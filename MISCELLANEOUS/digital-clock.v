==> flow/design.v <==
module Digital_Clock(
    Clk_1sec,   
    reset,      
    seconds,
    minutes,
    hours);
    input Clk_1sec;  
    input reset;
    output [5:0] seconds;
    output [5:0] minutes;
    output [4:0] hours;
    reg [5:0] seconds;
    reg [5:0] minutes;
    reg [4:0] hours; 
    always @(posedge(Clk_1sec) or posedge(reset))
    begin
        if(reset == 1'b1) begin   
            seconds = 0;
            minutes = 0;
            hours = 0;  end
        else if(Clk_1sec == 1'b1) begin   
            seconds = seconds + 1;  
            if(seconds == 60) begin  
                seconds = 0;   
                minutes = minutes + 1;  
                if(minutes == 60) begin  
                    minutes = 0;   
                    hours = hours + 1;   
                   if(hours ==  24) begin   
                        hours = 0;  
                    end 
                end
            end     
        end
    end     
endmodule
Reports on Digital_Clock
Tool output for the design above, in the order of the flow.
Line numbers count from 1 in the design file above.
Operators carry their Yosys type and port widths (W data, S select, Z words).
Not given: --
- top module: Digital_Clock
- clock input: Clk_1sec
- standard-cell library: sky130hd
- timing corner: tt_025C_1v80

After elaboration
Yosys after proc, flatten, opt, wreduce and memory -nomap, before mapping. Enables and synchronous resets that opt folds into registers are not counted as muxes. Memory bits, and registers merged into a memory's read port (data or address), are not among the register bits. Print and check cells are not counted. Equal cells are merged and count once.
- word-level cells: 13
- output and inout bits at 17
- register bits at 17
- noted input port bits: 2
- eq/ne operators at 3
- noted reductions and logical operators: 1
- mux-type cells at 3
- noted $add $sub $neg: 3
- operators with widths (cell ; number):
    $add A6 B1 Y6 const B ; 2
    $eq A6 B6 Y1 const B ; 2
    $mux W6 ; 2
    $add A5 B1 Y5 const B ; 1
    $eq A5 B5 Y1 const B ; 1
    $mux W5 ; 1
    $reduce_and A2 Y1 ; 1

Logic depth
Yosys ltp: most cells in a row. Word level: on the elaborated netlist, between registers, memories and ports. Mapped: between sequential cells and ports; inverters and the memories' decode and read muxes count.
- word-level depth at 3
- noted ABC_AREA: 0
- noted depth in mapped cells: 6
- gate-level depth less buffers: 5

Netlist
Source: synth_stat.txt of the flow (Yosys; design flattened, memories mapped). It holds for the ABC_AREA given above (unset counts as 0); a run with the other value may have another netlist.
Totals and module areas in this step are rounded.
- cell types (cell type ; number ; area in all (µm²)):
    sky130_fd_sc_hd__dfrtp_1 ; 17 ; 425.408
    sky130_fd_sc_hd__nand2_1 ; 15 ; 56.304
    sky130_fd_sc_hd__o21ai_0 ; 8 ; 40.038
    sky130_fd_sc_hd__ha_1 ; 3 ; 37.536
    sky130_fd_sc_hd__nand4_1 ; 5 ; 31.28
    sky130_fd_sc_hd__mux2_4 ; 2 ; 30.029
    sky130_fd_sc_hd__buf_6 ; 2 ; 22.522
    sky130_fd_sc_hd__a31oi_1 ; 3 ; 18.768
    sky130_fd_sc_hd__a22o_1 ; 2 ; 17.517
    sky130_fd_sc_hd__and4_1 ; 2 ; 17.517
    sky130_fd_sc_hd__nand3_4 ; 1 ; 17.517
    sky130_fd_sc_hd__o2111ai_1 ; 2 ; 17.517
    sky130_fd_sc_hd__xnor2_1 ; 2 ; 17.517
    sky130_fd_sc_hd__o41ai_2 ; 1 ; 16.266
    sky130_fd_sc_hd__nand3_1 ; 3 ; 15.014
    sky130_fd_sc_hd__nor2_1 ; 4 ; 15.014
    sky130_fd_sc_hd__o211ai_1 ; 2 ; 15.014
    sky130_fd_sc_hd__nor2b_4 ; 1 ; 13.763
Other cell types: 12; their cells: 13.
- area of sequential cells: 430 µm²
- noted mapped area: 910 µm²
- buffers: 4
- flip-flop cells: 17
- mapped cells: 88

Worst setup path after synthesis
Path of least setup slack by OpenSTA after synthesis, without wires, with an ideal clock, recovery checks aside; 20% of the period is set as input and as output delay. Where synthesis merged equal registers, the netlist keeps one of their names.
- path kind: flip-flop to flip-flop
- from: register seconds[0]
- to: register hours[0]
- noted stages on the path: 7
- launch time at the first pin: 0.000 ns
- noted path delay: 1.724 ns
- path slack at -0.094 ns
- noted library setup time: 0.125 ns
- period: 1.63 ns
- noted arrival: 1.599 ns
- noted synthesis period reached: 1.724 ns
"path delay" is the arrival time less input delay plus setup time.
"stages on the path": output pins that drive a net of the path, with the launching flip-flop's if there is one; two outputs of one cell count as two.
"synthesis period reached" is the clock period less the worst setup slack; recovery checks do not enter. This is arithmetic on one report: input and output delays are still those of the set period (20% each).
Between the ends stands the longest chain of elaborated cells between them, by number of cells; it is not shown to be the way that was timed. Of several equally long chains one is given.
A line is the first line of the expression or statement that the cell stems from. Yosys adds cells for indexed reads and writes and turns some case tables into memories.
At most two assigning lines are given for a register; there are more.
- path through: sky130_fd_sc_hd__dfrtp_1 > sky130_fd_sc_hd__ha_1 > sky130_fd_sc_hd__nor2b_4 > sky130_fd_sc_hd__and4_1 > sky130_fd_sc_hd__buf_6 > sky130_fd_sc_hd__nand3_4 > sky130_fd_sc_hd__mux2_4
- noted cells in the longest elaborated chain: 3
- noted elaborated cells on any way between the ends: 3
- source lines of those cells at 2
- those cells by class: add/sub (1); eq/ne (1); reduce/logical (1)
- ends and longest elaborated chain, post-synthesis (element ; RTL line ; text):
    from (decl) ; 9 ; output [5:0] seconds;
    from (assign) ; 18 ; seconds = 0;
    from (assign) ; 22 ; seconds = seconds + 1;
    $add A6 B1 Y6 ; 22 ;
    $eq A6 B6 Y1 ; 23 ; if(seconds == 60) begin
    $reduce_and A2 Y1 ; -- ;
    to (assign) ; 20 ; hours = 0;  end
    to (assign) ; 28 ; hours = hours + 1;
    to (decl) ; 11 ; output [4:0] hours;

Worst path after layout
From the final timing report of flow run 1: the path of least setup slack in the routed layout; clock arrival at registers is part of the times.
- path kind: flip-flop to flip-flop
- from: register seconds[0]
- to: register hours[0]
- period: 1.18 ns
- path slack at -0.30 ns
- noted arrival: 1.65 ns
- noted library setup time: 0.11 ns
- launch time at the first pin: 0.28 ns
- noted stages on the path: 6
Between the ends stands the longest chain of elaborated cells between them, by number of cells; it is not shown to be the way that was timed. Of several equally long chains one is given.
At most two assigning lines are given for a register; there are more.
- path through: sky130_fd_sc_hd__dfrtp_2 > sky130_fd_sc_hd__ha_4 > sky130_fd_sc_hd__nor2b_4 > sky130_fd_sc_hd__and4_4 > sky130_fd_sc_hd__nand3_4 > sky130_fd_sc_hd__mux2_4
- noted cells in the longest elaborated chain: 3
- noted elaborated cells on any way between the ends: 3
- source lines of those cells at 2
- those cells by class: add/sub (1); eq/ne (1); reduce/logical (1)
- ends and longest elaborated chain, post-layout (element ; RTL line ; text):
    from (decl) ; 9 ; output [5:0] seconds;
    from (assign) ; 18 ; seconds = 0;
    from (assign) ; 22 ; seconds = seconds + 1;
    $add A6 B1 Y6 ; 22 ;
    $eq A6 B6 Y1 ; 23 ; if(seconds == 60) begin
    $reduce_and A2 Y1 ; -- ;
    to (assign) ; 20 ; hours = 0;  end
    to (assign) ; 28 ; hours = hours + 1;
    to (decl) ; 11 ; output [4:0] hours;

Data sheet: physical implementation of Digital_Clock

Measured results for Digital_Clock: 2 stored runs of the Yosys and OpenROAD flow on sky130hd. The settings differ; the order carries no meaning. The constraints put input and output delay at 20% of the set period each and load the outputs with 0.01 pF.
"achieved period" means the clock period less the worst setup slack. The figure is calculated, with input and output delays left at 20% of the set period.
"allowed time less slack (worst setup path)" is the time allowed to the run's worst setup path (the clock period less input and output delay, where it has them) less its slack. Clock arrival times count: a late capture clock shortens it, a late launch clock lengthens it.
"total power of the final layout": no workload was simulated; the value follows from the tool's default switching activity.
Values from the reports are rounded here.

Flow run 1

==> flow/run.sh <==
#!/bin/bash
# the make line also repeats the synthesis and layout settings of config.mk as NAME=value (left out here)
make -C /OpenROAD-flow-scripts/flow DESIGN_CONFIG=/design/flow/config.mk WORK_HOME=/design/flow/orfs CLKGATE_MAP_FILE= finish
==> flow/config.mk <==
export PLATFORM = sky130hd
export DESIGN_NAME = Digital_Clock
export DESIGN_NICKNAME = Digital_Clock
export VERILOG_FILES = /design/flow/design.v
export SDC_FILE = /design/flow/constraint.sdc
export NUM_CORES = 4
export LEC_CHECK = 0
export CAP_MARGIN = 30
export CELL_PAD_IN_SITES_DETAIL_PLACEMENT = 0
export CORE_MARGIN = 2
export CORE_UTILIZATION = 44
export CTS_CLUSTER_DIAMETER = 228
export GPL_ROUTABILITY_DRIVEN = 0
export MAX_ROUTING_LAYER = met4
export PLACE_DENSITY = 0.57
export SLEW_MARGIN = 20
export TNS_END_PERCENT = 55
==> flow/constraint.sdc <==
create_clock -name core_clock -period 1.18 [get_ports {Clk_1sec}]
set_input_delay 0.2360 -clock core_clock [delete_from_list [all_inputs] [get_ports {Clk_1sec}]]
set_output_delay 0.2360 -clock core_clock [all_outputs]
set_load 0.01 [all_outputs]

Measured in flow run 1:
- area inside the die boundary: 2500 µm²
- noted the standard-cell area after routing: 1500 µm²
- achieved period at 1.483 ns
- noted the chip area after synthesis (Yosys): 910 µm²
- smallest setup slack: -0.30 ns
- allowed time less slack (worst setup path) at 1.48 ns
- kind of the worst setup path: flip-flop to flip-flop
- noted the total power of the final layout: 0.00091 W

Flow run 2

==> flow/run.sh <==
#!/bin/bash
# the make line also repeats the synthesis and layout settings of config.mk as NAME=value (left out here)
make -C /OpenROAD-flow-scripts/flow DESIGN_CONFIG=/design/flow/config.mk WORK_HOME=/design/flow/orfs CLKGATE_MAP_FILE= finish
==> flow/config.mk <==
export PLATFORM = sky130hd
export DESIGN_NAME = Digital_Clock
export DESIGN_NICKNAME = Digital_Clock
export VERILOG_FILES = /design/flow/design.v
export SDC_FILE = /design/flow/constraint.sdc
export NUM_CORES = 4
export LEC_CHECK = 0
export CAP_MARGIN = 30
export CELL_PAD_IN_SITES_DETAIL_PLACEMENT = 2
export CELL_PAD_IN_SITES_GLOBAL_PLACEMENT = 0
export CORE_ASPECT_RATIO = 1.15
export CORE_MARGIN = 9
export CORE_UTILIZATION = 41
export CTS_CLUSTER_SIZE = 17
export GPL_TIMING_DRIVEN = 1
export HOLD_SLACK_MARGIN = 0.13
export MAX_ROUTING_LAYER = met4
export PLACE_DENSITY_LB_ADDON = 0.1
export SETUP_SLACK_MARGIN = 0.39
export SLEW_MARGIN = 20
export TNS_END_PERCENT = 100
==> flow/constraint.sdc <==
create_clock -name core_clock -period 1.58 [get_ports {Clk_1sec}]
set_input_delay 0.3160 -clock core_clock [delete_from_list [all_inputs] [get_ports {Clk_1sec}]]
set_output_delay 0.3160 -clock core_clock [all_outputs]
set_load 0.01 [all_outputs]

Flow run 2: stopped before the end: clock tree synthesis reported DPL-0033.
