==> flow/design.v <==
module count_ones (clk, in, count, reset_n);
  input             clk;
  input      [31:0] in;
  reg        [31:0] d;
  output reg  [5:0] count;
  input reset_n;
  always @ (posedge clk or negedge reset_n) begin
    if(!reset_n)
      count <= 6'd0;
    else begin
    d <= in;
    count <= (((d[ 0] + d[ 1] + d[ 2] + d[ 3]) + (d[ 4] + d[ 5] + d[ 6] + d[ 7]))
          +  ((d[ 8] + d[ 9] + d[10] + d[11]) + (d[12] + d[13] + d[14] + d[15])))
          + (((d[16] + d[17] + d[18] + d[19]) + (d[20] + d[21] + d[22] + d[23]))
          +  ((d[24] + d[25] + d[26] + d[27]) + (d[28] + d[29] + d[30] + d[31])));
    end
  end
endmodule
### From RTL to reports: count_ones

Tool output for the design above, in the order of the flow.
Lines are those of the file above, counted from 1.
Library cell names are shortened.
The mark - stands for no value.

| inputs | value |
|---|---|
| top module | count_ones |
| clock | clk |
| cell library | sky130hd |
| corner | tt_025C_1v80 |

### Word-level counts

Source: Yosys, flattened and elaborated, memories not mapped. Widths are those after wreduce; folded enables and synchronous resets count as part of the registers. Registers that Yosys merges into a memory's read port (data or address) are not register bits. Print and check cells do not count. Equal cells are merged and count once.

| storage and ports | value |
|---|---|
| register bits | 38 |
| bits of input ports | 34 |
| output and inout bits | 6 |

| operators by class | value |
|---|---|
| $add $sub $neg | 31 |

Operators by type and width:

| kind | count |
|---|---|
| 3-bit by 1-bit adder with 4-bit output | 8 |
| 2-bit by 1-bit adder with 3-bit output | 8 |
| 4-bit by 4-bit adder with 5-bit output | 4 |
| 1-bit by 1-bit adder with 2-bit output | 8 |
| 5-bit by 5-bit adder with 6-bit output | 2 |
| 6-bit adder | 1 |

### Depth

Yosys ltp: most cells in a row. Word level: on the elaborated netlist, between registers, memories and ports. Mapped: between sequential cells and ports; inverters and the memories' decode and read muxes count.

| depth | value |
|---|---|
| depth after elaboration | 6 |
| ABC_AREA | 0 |
| depth in mapped cells | 16 |
| mapped depth without buffers | 16 |

### Mapped cells and area

Yosys stat after the flow's synthesis: flattened, memories mapped to cells. It holds for the ABC_AREA given above (unset counts as 0); a run with the other value may have another netlist.
Totals and module areas in this step are rounded.

| synthesis totals | value |
|---|---|
| cell count | 111 |
| chip area (Yosys) | 1900 um^2 |
| area of sequential cells | 1100 um^2 |
| flip-flop cells | 38 |
| buffers | 0 |

Cell types:

| cell | count | area in all (um^2) |
|---|---|---|
| edfxtp_1 | 32 | 960.922 |
| fa_1 | 24 | 480.461 |
| dfrtp_1 | 6 | 150.144 |
| inv_1 | 30 | 112.608 |
| ha_1 | 7 | 87.584 |
| a21oi_2 | 2 | 17.517 |
| xnor2_1 | 2 | 17.517 |
| xor2_1 | 1 | 8.758 |
| a21o_1 | 1 | 7.507 |
| nand2_1 | 2 | 7.507 |
| nor2_1 | 2 | 7.507 |
| nand2b_1 | 1 | 6.256 |
| o21ai_0 | 1 | 5.005 |

### Timing after synthesis

Path of least setup slack by OpenSTA after synthesis, without wires, with an ideal clock, recovery checks aside; 20% of the period is set as input and as output delay. Where synthesis merged equal registers, the netlist keeps one of their names.

| timing path post-synthesis | value |
|---|---|
| path type | register to register |
| start | reg d[0] |
| end | reg count[4] |
| clock period | 5.05 ns |
| library setup time | 0.079 ns |
| launch time at the first pin | 0.000 ns |
| arrival | 4.370 ns |
| required time | 4.971 ns |
| setup slack | 0.601 ns |
| delay of the path | 4.449 ns |
| driving pins on the path | 17 |
| buffers on the path | 0 |
| period reached after synthesis | 4.449 ns |

"delay of the path" = arrival - input delay + setup time.
"driving pins on the path": output pins that drive a net of the path, with the launching flip-flop's if there is one; two outputs of one cell count as two.
"period reached after synthesis" is the clock period less the worst setup slack; recovery checks do not enter. This is arithmetic on one report: input and output delays are still those of the set period (20% each).
The rows between start and end are the longest chain of elaborated cells between them; the timing report does not say that the signal goes this way. Where chains are equally long, one stands for them.
Each line given opens the expression or statement behind the cell; cells for indexed reads and writes are added by Yosys, which also makes memories of some case tables.

| between the ends, post-synthesis | value |
|---|---|
| cell sequence | edfxtp_1 -> inv_1 -> fa_1 -> inv_1 -> fa_1 -> fa_1 -> fa_1 -> fa_1 -> inv_1 -> fa_1 -> inv_1 -> ha_1 -> inv_1 -> fa_1 -> nand2b_1 -> a21oi_2 -> xor2_1 |
| length of the longest elaborated chain | 6 |
| elaborated cells between the ends (all ways) | 6 |
| RTL lines with such cells | 1 |
| classes of those cells | 6 x add/sub |

Ends and longest elaborated chain, post-synthesis:

| element | line | RTL |
|---|---|---|
| start: declaration | 4 | `reg        [31:0] d;` |
| start: assignment | 11 | `d <= in;` |
| 1-bit by 1-bit adder with 2-bit output | 12 | `count <= (((d[ 0] + d[ 1] + d[ 2] + d[ 3]) + (d[ 4] + d[ 5] + d[ 6] + d[ 7]))` |
| 2-bit by 1-bit adder with 3-bit output | 12 |  |
| 3-bit by 1-bit adder with 4-bit output | 12 |  |
| 4-bit by 4-bit adder with 5-bit output | 12 |  |
| 5-bit by 5-bit adder with 6-bit output | 12 |  |
| 6-bit adder | 12 |  |
| end: assignment | 9 | `count <= 6'd0;` |
| end: assignment | 12 |  |
| end: declaration | 5 | `output reg  [5:0] count;` |

### Path in the finished layout

From the final timing report of run 1: the path of least setup slack in the routed layout; clock arrival at registers is part of the times.

| timing path post-layout | value |
|---|---|
| path type | register to register |
| start | reg d[0] |
| end | reg count[4] |
| clock period | 6.75 ns |
| library setup time | 0.07 ns |
| launch time at the first pin | 0.28 ns |
| arrival | 4.84 ns |
| required time | 6.96 ns |
| setup slack | 2.12 ns |
| driving pins on the path | 17 |
| buffers on the path | 0 |

The rows between start and end are the longest chain of elaborated cells between them; the timing report does not say that the signal goes this way. Where chains are equally long, one stands for them.

| between the ends, post-layout | value |
|---|---|
| cell sequence | edfxtp_1 -> inv_1 -> fa_1 -> inv_1 -> fa_1 -> fa_1 -> fa_1 -> fa_1 -> inv_1 -> fa_1 -> inv_1 -> ha_1 -> inv_1 -> fa_1 -> nand2b_1 -> a21oi_2 -> xor2_1 |
| length of the longest elaborated chain | 6 |
| elaborated cells between the ends (all ways) | 6 |
| RTL lines with such cells | 1 |
| classes of those cells | 6 x add/sub |

Ends and longest elaborated chain, post-layout:

| element | line | RTL |
|---|---|---|
| start: declaration | 4 | `reg        [31:0] d;` |
| start: assignment | 11 | `d <= in;` |
| 1-bit by 1-bit adder with 2-bit output | 12 | `count <= (((d[ 0] + d[ 1] + d[ 2] + d[ 3]) + (d[ 4] + d[ 5] + d[ 6] + d[ 7]))` |
| 2-bit by 1-bit adder with 3-bit output | 12 |  |
| 3-bit by 1-bit adder with 4-bit output | 12 |  |
| 4-bit by 4-bit adder with 5-bit output | 12 |  |
| 5-bit by 5-bit adder with 6-bit output | 12 |  |
| 6-bit adder | 12 |  |
| end: assignment | 9 | `count <= 6'd0;` |
| end: assignment | 12 |  |
| end: declaration | 5 | `output reg  [5:0] count;` |

Subject: count_ones on sky130hd, stored results

Hello all,

Settings and measured results of 2 stored flow runs for module count_ones (sky130hd), not sorted in any way. The constraints put input and output delay at 20% of the set period each and load the outputs with 0.01 pF.
"reached clock period" = clock period - worst setup slack. The figure is calculated, with input and output delays left at 20% of the set period.
"time on the worst setup path" means the part of the period allowed to the worst setup path (the constraints hold back 20% at inputs and 20% at outputs) less its slack; where the path has registers, the arrival times of their clocks count too.
"power consumption" is the tool's figure for a default switching activity; nothing was simulated.
The measured numbers are rounded.
Settings: -- = not set for that run.
Results: -- = not shown.

| run name | period_ns | CORE_UTILIZATION | SETUP_SLACK_MARGIN | CORE_ASPECT_RATIO | CORE_MARGIN | CELL_PAD_IN_SITES_GLOBAL_PLACEMENT | GPL_TIMING_DRIVEN | CTS_CLUSTER_DIAMETER | SLEW_MARGIN | MAX_ROUTING_LAYER | CAP_MARGIN | MIN_ROUTING_LAYER | reached clock period (ns) | time on the worst setup path (ns) | type of the worst setup path | final design utilization (%) | power consumption (mW) | standard-cell area after layout (um^2) | setup slack of the worst path (ns) | Yosys chip area after synthesis (um^2) | post-route setup TNS (ns) | area inside the die boundary (um^2) | lowest hold slack (ns) |
|---|---|---|---|---|---|---|---|---|---|---|---|---|---|---|---|---|---|---|---|---|---|---|---|
| run 1 | 6.75 | 62 | 1.63 | 0.81 | 10 | 0 | 1 | 242 | 30 | met4 | 20 | -- | 4.632 | 4.63 | register to register | 86 | 1.4 | 2400 | 2.1 | 1900 | 0.000 | 5600 | 0.53 |
| run 2 | 3.44 | 65 | 0.78 | -- | 2 | 2 | -- | 325 | 20 | -- | 35 | met2 | -- | -- | -- | -- | -- | -- | -- | -- | -- | -- | -- |

Run 2: did not finish, placement stopped with GPL-0301

Thanks
